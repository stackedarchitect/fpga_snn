==> flow/design.v <==
module lif_neuron #(
    parameter signed WEIGHT = 10,               
    parameter signed THRESHOLD = 15,            
    parameter signed LEAK = 1,                  
    parameter POTENTIAL_WIDTH = 8               
)(
    input  wire clk,                            
    input  wire rst_n,                          
    input  wire input_spike,                    
    output reg  spike_out                       
);
    reg signed [POTENTIAL_WIDTH-1:0] membrane_potential;
    reg signed [POTENTIAL_WIDTH:0] next_potential;   
    always @(posedge clk or negedge rst_n) begin
        if (!rst_n) begin
            membrane_potential <= {POTENTIAL_WIDTH{1'b0}};
            spike_out <= 1'b0;
        end else begin
            next_potential = membrane_potential;
            if (input_spike) begin
                next_potential = next_potential + WEIGHT;
            end
            next_potential = next_potential - LEAK;
            if (membrane_potential >= THRESHOLD) begin
                spike_out <= 1'b1;
                membrane_potential <= {POTENTIAL_WIDTH{1'b0}};
            end else begin
                spike_out <= 1'b0;
                if (next_potential < 0) begin
                    membrane_potential <= {POTENTIAL_WIDTH{1'b0}};
                end else begin
                    membrane_potential <= next_potential[POTENTIAL_WIDTH-1:0];
                end
            end
        end
    end
endmodule
# Step by step through the tools: lif_neuron
# The steps from the RTL of lif_neuron to its reports follow in flow order.
# Lines are those of the file above, counted from 1.
# Library cell names are shortened.
# A cell with n/a has no value.
# setup
top	lif_neuron
clock_port	clk
library	sky130hd
corner	tt_025C_1v80

# Word-level counts
# Counts by Yosys on the flattened word-level netlist (proc, flatten, opt, wreduce; memories kept). Register bits leave out memories and registers merged into their read ports (data or address); mux counts leave out enables and synchronous resets folded into registers. Print and check cells are left out. Cells with the same type and inputs are merged into one.
# bits
ff_bits	9
latch_bits	0
ramBits	0
rom_bits	0
clocked_rd_ports_x_width	0
n_memories	0
inputBits	3
output_inout_bits	1
wordCells	10
# op_classes
add_sub_neg	2
multipliers	0
div	0
compare	2
eq_ne	0
shift	0
mux	4
logic	0
n_reduce_logical	0
# op_table
cell	count
8-bit two-way mux	2
8-bit by 5-bit adder with 9-bit output (second input constant)	1
9-bit by 1-bit less-than comparator with 1-bit output (second input constant)	1
9-bit by 2-bit subtractor with 9-bit output (second input constant)	1
9-bit two-way mux	1
8-bit by 5-bit greater-or-equal comparator with 1-bit output (second input constant)	1
1-bit two-way mux	1

# Logic depth
# Depth = most cells in a row (Yosys ltp): at word level without a register or memory, in the mapped netlist without a sequential cell, where the memories' decode and read muxes count.
# logic_depth
ltp_word	6
abc_area	1
mapped_depth	12

# Synthesis result
# Yosys stat after the flow's synthesis: flattened, memories mapped to cells. It holds for the ABC_AREA given above (unset counts as 0); a run with the other value may have another netlist.
# mapped
mapped_cells	103
yosys_area_mm2	0.0006706
seqArea_mm2	0.0002252
ffs	9
# types
cell	count	area_total_um2
dfrtp_1	9	225.216
nand2_1	30	112.608
inv_1	17	63.811
nor2_1	14	52.55
nand3_1	10	50.048
nand2_2	6	37.536
ha_1	2	25.024
nor2_2	3	18.768
buf_6	1	11.261
nand2_4	1	11.261
nand3_2	1	10.01
o21ai_0	2	10.01
a31o_2	1	8.758
xnor2_1	1	8.758
inv_2	2	7.507
nand3b_1	1	7.507
nand4_1	1	6.256
conb_1	1	3.754

# Worst setup path after synthesis
# Source: OpenSTA report_checks on the synthesized netlist (no wires, ideal clock, input and output delay 20% of the period each), path of least setup slack; recovery checks are left aside. Register names are those of the netlist, which keeps one name where synthesis merged equal registers.
# synth_timing
path_type	in2reg
start	input input_spike
end	register membrane_potential[5]
period_ps	1700
setup_ps	120
launch_ps	340
arrival_ps	1357
required_ps	1580
slack_ps	223
delay_ps	1137
stages	12
path_buffers	1
period_less_setup_slack_ps	1477
# "delay_ps" is the arrival time less input delay plus setup time.
# "stages" counts driving pins, that of a launching flip-flop among them; a cell with two outputs on the path counts twice.
# "period_less_setup_slack_ps" is the clock period less the worst setup slack; recovery checks do not enter. This is arithmetic on one report: input and output delays are still those of the set period (20% each).
# Between the ends stands the longest chain of elaborated cells between them, by number of cells; it is not shown to be the way that was timed. Of several equally long chains one is given.
# Each line given opens the expression or statement behind the cell; cells for indexed reads and writes are added by Yosys, which also makes memories of some case tables.
# At most two assigning lines are given for a register; there are more.
# synth_between
path_cell_list	buf_6 -> inv_2 -> nand2_1 -> nand2_2 -> ha_1 -> nand3_2 -> nor2_2 -> nand2_1 -> nor2_1 -> nand2_1 -> nand2_2 -> nor2_1
elab_chain_cells	5
cells_between	5
classes_between	add/sub (1); compare (1); mux (3)
# synth_lines
item	line_no	text
from (decl)	9	input  wire input_spike,
9-bit two-way mux	20	if (input_spike) begin
9-bit by 2-bit subtractor with 9-bit output	23	next_potential = next_potential - LEAK;
9-bit by 1-bit less-than comparator with 1-bit output	29	if (next_potential < 0) begin
8-bit two-way mux	29
8-bit two-way mux	24	if (membrane_potential >= THRESHOLD) begin
to (assign)	26	membrane_potential <= {POTENTIAL_WIDTH{1'b0}};
to (assign)	32	membrane_potential <= next_potential[POTENTIAL_WIDTH-1:0];
to (decl)	12	reg signed [POTENTIAL_WIDTH-1:0] membrane_potential;

# Worst path after layout
# From the final timing report of entry A: the path of least setup slack in the routed layout; clock arrival at registers is part of the times.
# The report prints the path's times to 10 ps; the period is as set.
# layout_timing
path_type	in2reg
start	input input_spike
end	register membrane_potential[7]
period_ps	2570
setup_ps	110
launch_ps	510
arrival_ps	2030
required_ps	2700
slack_ps	670
stages	11
path_buffers	1
# Between the ends stands the longest chain of elaborated cells between them, by number of cells; it is not shown to be the way that was timed. Of several equally long chains one is given.
# At most two assigning lines are given for a register; there are more.
# layout_between
path_cell_list	clkdlybuf4s50_1 -> nand2_1 -> nand2_2 -> ha_1 -> nand3_2 -> nor2_2 -> nand2_1 -> nor2_1 -> nand2_1 -> nand2_2 -> nor2_1
elab_chain_cells	5
cells_between	5
classes_between	add/sub (1); compare (1); mux (3)
# layout_lines
item	line_no	text
from (decl)	9	input  wire input_spike,
9-bit two-way mux	20	if (input_spike) begin
9-bit by 2-bit subtractor with 9-bit output	23	next_potential = next_potential - LEAK;
9-bit by 1-bit less-than comparator with 1-bit output	29	if (next_potential < 0) begin
8-bit two-way mux	29
8-bit two-way mux	24	if (membrane_potential >= THRESHOLD) begin
to (assign)	26	membrane_potential <= {POTENTIAL_WIDTH{1'b0}};
to (assign)	32	membrane_potential <= next_potential[POTENTIAL_WIDTH-1:0];
to (decl)	12	reg signed [POTENTIAL_WIDTH-1:0] membrane_potential;

# Module lif_neuron, platform sky130hd: 2 stored runs of the flow (Yosys, OpenROAD) with differing settings, in no particular order. Input and output delays are each 20% of the period that was set; the output load is 0.01 pF.
# "achieved_clock_period_ps" means the clock period less the worst setup slack. The figure is calculated, with input and output delays left at 20% of the set period.
# "worst_path_ps": the worst setup path's part of the clock period (all of it between registers, 20% less for each end at a port) less its slack. A launch clock that arrives late makes it longer, a capture clock that arrives late makes it shorter.
# "design_power_uw": no workload was simulated; the value follows from the tool's default switching activity.
# "worst_path_ps" is given in steps of 10 ps.
# A setting shown as . is not set for that run.
# A result given as . is not shown for that run.
run name	period_ns	CORE_UTILIZATION	SETUP_SLACK_MARGIN	CORE_MARGIN	TNS_END_PERCENT	ABC_AREA	CTS_CLUSTER_SIZE	CTS_CLUSTER_DIAMETER	CAP_MARGIN	SLEW_MARGIN	yosys.chip_area_mm2	design_die_area_mm2	post_route_stdcell_area_mm2	final_util_pct	fin_ws_ps	setup_tns_ps	fin_hold_ws_ps	design_power_uw	achieved_clock_period_ps	worst_path_ps	critical_path_kind
entry A	2.57	55	-0.17	6	10	1	91	267	30	30	0.0006706	0.0022015	0.0007407	66.7	670	0	555	714.9	1900	1390	in2reg
entry B	1.83	69	.	2	.	.	.	.	20	20	.	.	.	.	.	.	.	.	.	.	.
# Entry B: no results, floorplanning failed with PDN-0185
