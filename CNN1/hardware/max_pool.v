==> flow/design.v <==
module max_pool #(
    parameter DATA_WIDTH = 20,         
    parameter INPUT_WIDTH = 26,        
    parameter INPUT_HEIGHT = 26        
)(
    input  wire clk,
    input  wire rst_n,
    input  wire enable,
    input  wire signed [DATA_WIDTH-1:0] data_in,
    input  wire valid_in,
    output reg signed [DATA_WIDTH-1:0] data_out,
    output reg valid_out
);
    reg signed [DATA_WIDTH-1:0] row_buffer [0:INPUT_WIDTH-1];
    reg [$clog2(INPUT_WIDTH+1)-1:0] col_in;     
    reg [$clog2(INPUT_HEIGHT+1)-1:0] row_in;    
    reg odd_row;                                  
    reg signed [DATA_WIDTH-1:0] top_left, top_right, bottom_left;
    wire signed [DATA_WIDTH-1:0] max_top, max_bottom, max_final;
    assign max_top = (top_left > top_right) ? top_left : top_right;
    assign max_bottom = (bottom_left > data_in) ? bottom_left : data_in;
    assign max_final = (max_top > max_bottom) ? max_top : max_bottom;
    integer i;
    always @(posedge clk or negedge rst_n) begin
        if (!rst_n) begin
            col_in <= 0;
            row_in <= 0;
            odd_row <= 0;
            data_out <= 0;
            valid_out <= 0;
            top_left <= 0;
            top_right <= 0;
            bottom_left <= 0;
            for (i = 0; i < INPUT_WIDTH; i = i + 1) begin
                row_buffer[i] <= 0;
            end
        end else if (enable && valid_in) begin
            if (odd_row) begin
                row_buffer[col_in] <= data_in;
                valid_out <= 0;
                col_in <= col_in + 1;
                if (col_in == INPUT_WIDTH - 1) begin
                    col_in <= 0;
                    row_in <= row_in + 1;
                    odd_row <= ~odd_row;
                end
            end else begin
                if (col_in[0] == 0) begin
                    top_left <= row_buffer[col_in];
                    top_right <= row_buffer[col_in + 1];
                    bottom_left <= data_in;
                    valid_out <= 0;
                end else begin
                    data_out <= max_final;
                    valid_out <= 1;
                end
                row_buffer[col_in] <= data_in;
                col_in <= col_in + 1;
                if (col_in == INPUT_WIDTH - 1) begin
                    col_in <= 0;
                    row_in <= row_in + 1;
                    odd_row <= ~odd_row;
                    if (row_in == INPUT_HEIGHT - 1) begin
                        row_in <= 0;
                    end
                end
            end
        end else begin
            valid_out <= 0;
        end
    end
endmodule
Reports on max_pool
The steps from the RTL of max_pool to its reports follow in flow order.
Lines are those of the file above, counted from 1.
Operators: Yosys type, input widths -> output width; for muxes data width and select width s.
The mark - stands for no value.
- top module: max_pool
- clock port: clk
- cell library: sky130hd
- timing corner: tt_025C_1v80

Word level
Source: Yosys, flattened and elaborated. Widths are those after wreduce. Registers that Yosys merges into a memory's read port (data or address) are not register bits. Print and check cells do not count. Equal cells are merged and count once.
- bits of input ports at 24
- output and inout port bits at 21
- bits in registers at 607
- noted add/subtract/negate cells: 1
- order comparisons at 3
- noted equality and inequality tests: 50
- mux-type cells at 12
- bitwise operators: 2
- reduce/logical cells: 31
- operator list (cell ; number):
    $pmux 20 s26 ; 2
    $eq 5x5->1 const B ; 20
    $eq 5x4->1 const B ; 16
    $gt 20x20->1 ; 3
    $mux 20 ; 3
    $reduce_and 2->1 ; 26
    $eq 5x3->1 const B ; 8
    $eq 5x2->1 const B ; 4
    $eq 5x1->1 const B ; 2
    $logic_not 5->1 ; 2
    $reduce_and 3->1 ; 2
    $mux 1 ; 6
    $add 5x1->5 const B ; 1
    $mux 5 ; 1
    $not 1->1 ; 2
    $logic_and 1x1->1 ; 1

Longest topological paths
Yosys ltp: most cells in a row. Word level: on the elaborated netlist, between registers, memories and ports. Mapped: between sequential cells and ports; inverters and the memories' decode and read muxes count.
- noted depth after elaboration: 4
- ABC_AREA at 0
- depth in mapped cells at 21
- noted gate-level depth less buffers: 17

Netlist
Source: synth_stat.txt of the flow (Yosys; design flattened, memories mapped). It holds for the ABC_AREA given above (unset counts as 0); a run with the other value may have another netlist.
- cell types (type ; number ; total area (um^2)):
    sky130_fd_sc_hd__dfrtp_1 ; 607 ; 1.52E+04
    sky130_fd_sc_hd__mux2_2 ; 440 ; 4.95E+03
    sky130_fd_sc_hd__a22oi_1 ; 313 ; 2.35E+03
    sky130_fd_sc_hd__nand2_1 ; 287 ; 1.08E+03
    sky130_fd_sc_hd__o21ai_0 ; 212 ; 1.06E+03
    sky130_fd_sc_hd__a221oi_1 ; 115 ; 1.01E+03
    sky130_fd_sc_hd__clkbuf_1 ; 242 ; 908.371
    sky130_fd_sc_hd__ha_1 ; 66 ; 825.792
    sky130_fd_sc_hd__a22o_1 ; 85 ; 744.464
    sky130_fd_sc_hd__nor2_1 ; 188 ; 705.677
    sky130_fd_sc_hd__nand3_1 ; 125 ; 625.6
    sky130_fd_sc_hd__a221o_1 ; 51 ; 510.49
    sky130_fd_sc_hd__nand4_1 ; 76 ; 475.456
    sky130_fd_sc_hd__a21oi_1 ; 75 ; 375.36
    sky130_fd_sc_hd__nand2b_1 ; 55 ; 344.08
    sky130_fd_sc_hd__a21o_1 ; 44 ; 330.317
    sky130_fd_sc_hd__mux2i_1 ; 28 ; 280.269
    sky130_fd_sc_hd__inv_1 ; 70 ; 262.752
Not listed: further types 62, cells in them 416.
- standard cells after synthesis: 3495
- noted cell area after synthesis: 35046.1 um^2
- mapped flip-flops: 607

Path before layout
Path of least setup slack by OpenSTA after synthesis, without wires, with an ideal clock, recovery checks aside; 20% of the period is set as input and as output delay. Where synthesis merged equal registers, the netlist keeps one of their names.
- path type: input to register
- start point: input data_in[19]
- end point: register data_out[0]
- noted required time: 5224 ps
- noted slack: 491 ps
- period at 5350 ps
- noted stages: 20
- noted arrival: 4733 ps
- delay of the path at 3789 ps
- noted time at the first pin: 1070 ps
- period reached after synthesis: 4859 ps
"delay of the path" is the arrival time less input delay plus setup time.
"stages": output pins that drive a net of the path, with the launching flip-flop's if there is one; two outputs of one cell count as two.
"period reached after synthesis" = period - worst setup slack (recovery checks aside). The figure is calculated, with input and output delays left at 20% of the set period.
Between the ends stands the longest chain of elaborated cells between them, by number of cells; it is not shown to be the way that was timed. Of several equally long chains one is given.
Each line given opens the expression or statement behind the cell; cells for indexed reads and writes are added by Yosys, which also makes memories of some case tables.
- path through: sky130_fd_sc_hd__inv_1 -> sky130_fd_sc_hd__ha_1 -> sky130_fd_sc_hd__buf_2 -> sky130_fd_sc_hd__nand4_1 -> sky130_fd_sc_hd__nor4_1 -> sky130_fd_sc_hd__and2_1 -> sky130_fd_sc_hd__clkbuf_1 -> sky130_fd_sc_hd__clkbuf_1 -> sky130_fd_sc_hd__a22oi_1 -> sky130_fd_sc_hd__nand3_1 -> sky130_fd_sc_hd__inv_1 -> sky130_fd_sc_hd__ha_1 -> sky130_fd_sc_hd__nand4_1 -> sky130_fd_sc_hd__or4_1 -> sky130_fd_sc_hd__a21oi_1 -> sky130_fd_sc_hd__a211o_1 -> sky130_fd_sc_hd__o311ai_1 -> sky130_fd_sc_hd__and2_1 -> sky130_fd_sc_hd__clkbuf_1 -> sky130_fd_sc_hd__a221o_1
- length of the longest elaborated chain at 4
- elaborated cells on any way between the ends at 4
- RTL lines with such cells at 2
- those cells by class: compare: 2; mux: 2
- RTL lines, path after synthesis (what ; line ; text):
    start, declared ; 9 ; input  wire signed [DATA_WIDTH-1:0] data_in,
    $gt 20x20->1 ; 21 ; assign max_bottom = (bottom_left > data_in) ? bottom_left : data_in;
    $mux 20 ; 21 ;
    $gt 20x20->1 ; 22 ; assign max_final = (max_top > max_bottom) ? max_top : max_bottom;
    $mux 20 ; 22 ;
    end, assigned ; 29 ; data_out <= 0;
    end, assigned ; 54 ; data_out <= max_final;
    end, declared ; 11 ; output reg signed [DATA_WIDTH-1:0] data_out,

Worst path after layout
Path of least setup slack in the final report of entry B (OpenROAD, finished layout, wires in). Where an end is a register, its clock arrival counts in the times.
The path's times are printed in steps of 10 ps; the period is the one set.
- path type: input to register
- start point: input data_in[19]
- end point: register data_out[14]
- period at 5380 ps
- noted slack: 170 ps
- noted required time: 5950 ps
- noted stages: 22
- noted time at the first pin: 1080 ps
- noted arrival: 5780 ps
Between the ends stands the longest chain of elaborated cells between them, by number of cells; it is not shown to be the way that was timed. Of several equally long chains one is given.
- path through: sky130_fd_sc_hd__clkdlybuf4s50_1 -> sky130_fd_sc_hd__inv_1 -> sky130_fd_sc_hd__ha_2 -> sky130_fd_sc_hd__nand4_1 -> sky130_fd_sc_hd__buf_4 -> sky130_fd_sc_hd__inv_1 -> sky130_fd_sc_hd__a22oi_2 -> sky130_fd_sc_hd__buf_4 -> sky130_fd_sc_hd__buf_4 -> sky130_fd_sc_hd__nand3_1 -> sky130_fd_sc_hd__a21o_1 -> sky130_fd_sc_hd__nand3_1 -> sky130_fd_sc_hd__inv_1 -> sky130_fd_sc_hd__ha_1 -> sky130_fd_sc_hd__nand4_1 -> sky130_fd_sc_hd__or4_1 -> sky130_fd_sc_hd__a21oi_1 -> sky130_fd_sc_hd__a211o_1 -> sky130_fd_sc_hd__o311ai_2 -> sky130_fd_sc_hd__and2_1 -> sky130_fd_sc_hd__buf_12 -> sky130_fd_sc_hd__a221o_1
- length of the longest elaborated chain at 4
- elaborated cells on any way between the ends at 4
- RTL lines with such cells at 2
- those cells by class: compare: 2; mux: 2
- RTL lines, path post-layout (what ; line ; text):
    start, declared ; 9 ; input  wire signed [DATA_WIDTH-1:0] data_in,
    $gt 20x20->1 ; 21 ; assign max_bottom = (bottom_left > data_in) ? bottom_left : data_in;
    $mux 20 ; 21 ;
    $gt 20x20->1 ; 22 ; assign max_final = (max_top > max_bottom) ? max_top : max_bottom;
    $mux 20 ; 22 ;
    end, assigned ; 29 ; data_out <= 0;
    end, assigned ; 54 ; data_out <= max_final;
    end, declared ; 11 ; output reg signed [DATA_WIDTH-1:0] data_out,

FLOW RESULTS
============

Measured results for max_pool: 2 stored runs of the Yosys and OpenROAD flow on sky130hd. The settings differ; the order carries no meaning. The constraints put input and output delay at 20% of the set period each and load the outputs with 0.01 pF.
"period achieved": clock period set for the run, less the worst setup slack. It is reckoned from that one timing run; input and output delays stay at 20% of the period that was set.
"time of the worst setup path" is the time allowed to the run's worst setup path (the clock period less input and output delay, where it has them) less its slack. Clock arrival times count: a late capture clock shortens it, a late launch clock lengthens it.
"total power after layout" rests on the timing tool's default activity at the inputs, not on a simulated workload.
"time of the worst setup path" is known to 10 ps.

Entry A
Settings were period_ns = 5.49; CORE_UTILIZATION = 57; PLACE_DENSITY_LB_ADDON = 0.29; TNS_END_PERCENT = 20; ABC_AREA = 0; CTS_CLUSTER_DIAMETER = 351; CAP_MARGIN = 35; SLEW_MARGIN = 25; MIN_ROUTING_LAYER = met2; CORE_MARGIN = 2
- incomplete, routing halted on GRT-0116

Entry B
Settings were period_ns = 5.38; CORE_UTILIZATION = 27; PLACE_DENSITY_LB_ADDON = 0.12; CORE_MARGIN = 3; ABC_AREA = 0; CTS_CLUSTER_DIAMETER = 265; SLEW_MARGIN = 15; CAP_MARGIN = 20
- total power after layout: 26508 uW
- netlist area reported by Yosys at 35046.1 um^2
- noted the post-layout utilization: 33.1 %
- noted the time of the worst setup path: 4140 ps
- type of the worst setup path: input to register
- post-route setup TNS at 0 ps
- noted the period achieved: 5212 ps
- noted the standard-cell area after layout: 42488.2 um^2
- noted the die size: 134161.0 um^2
- worst setup slack after layout: 168 ps
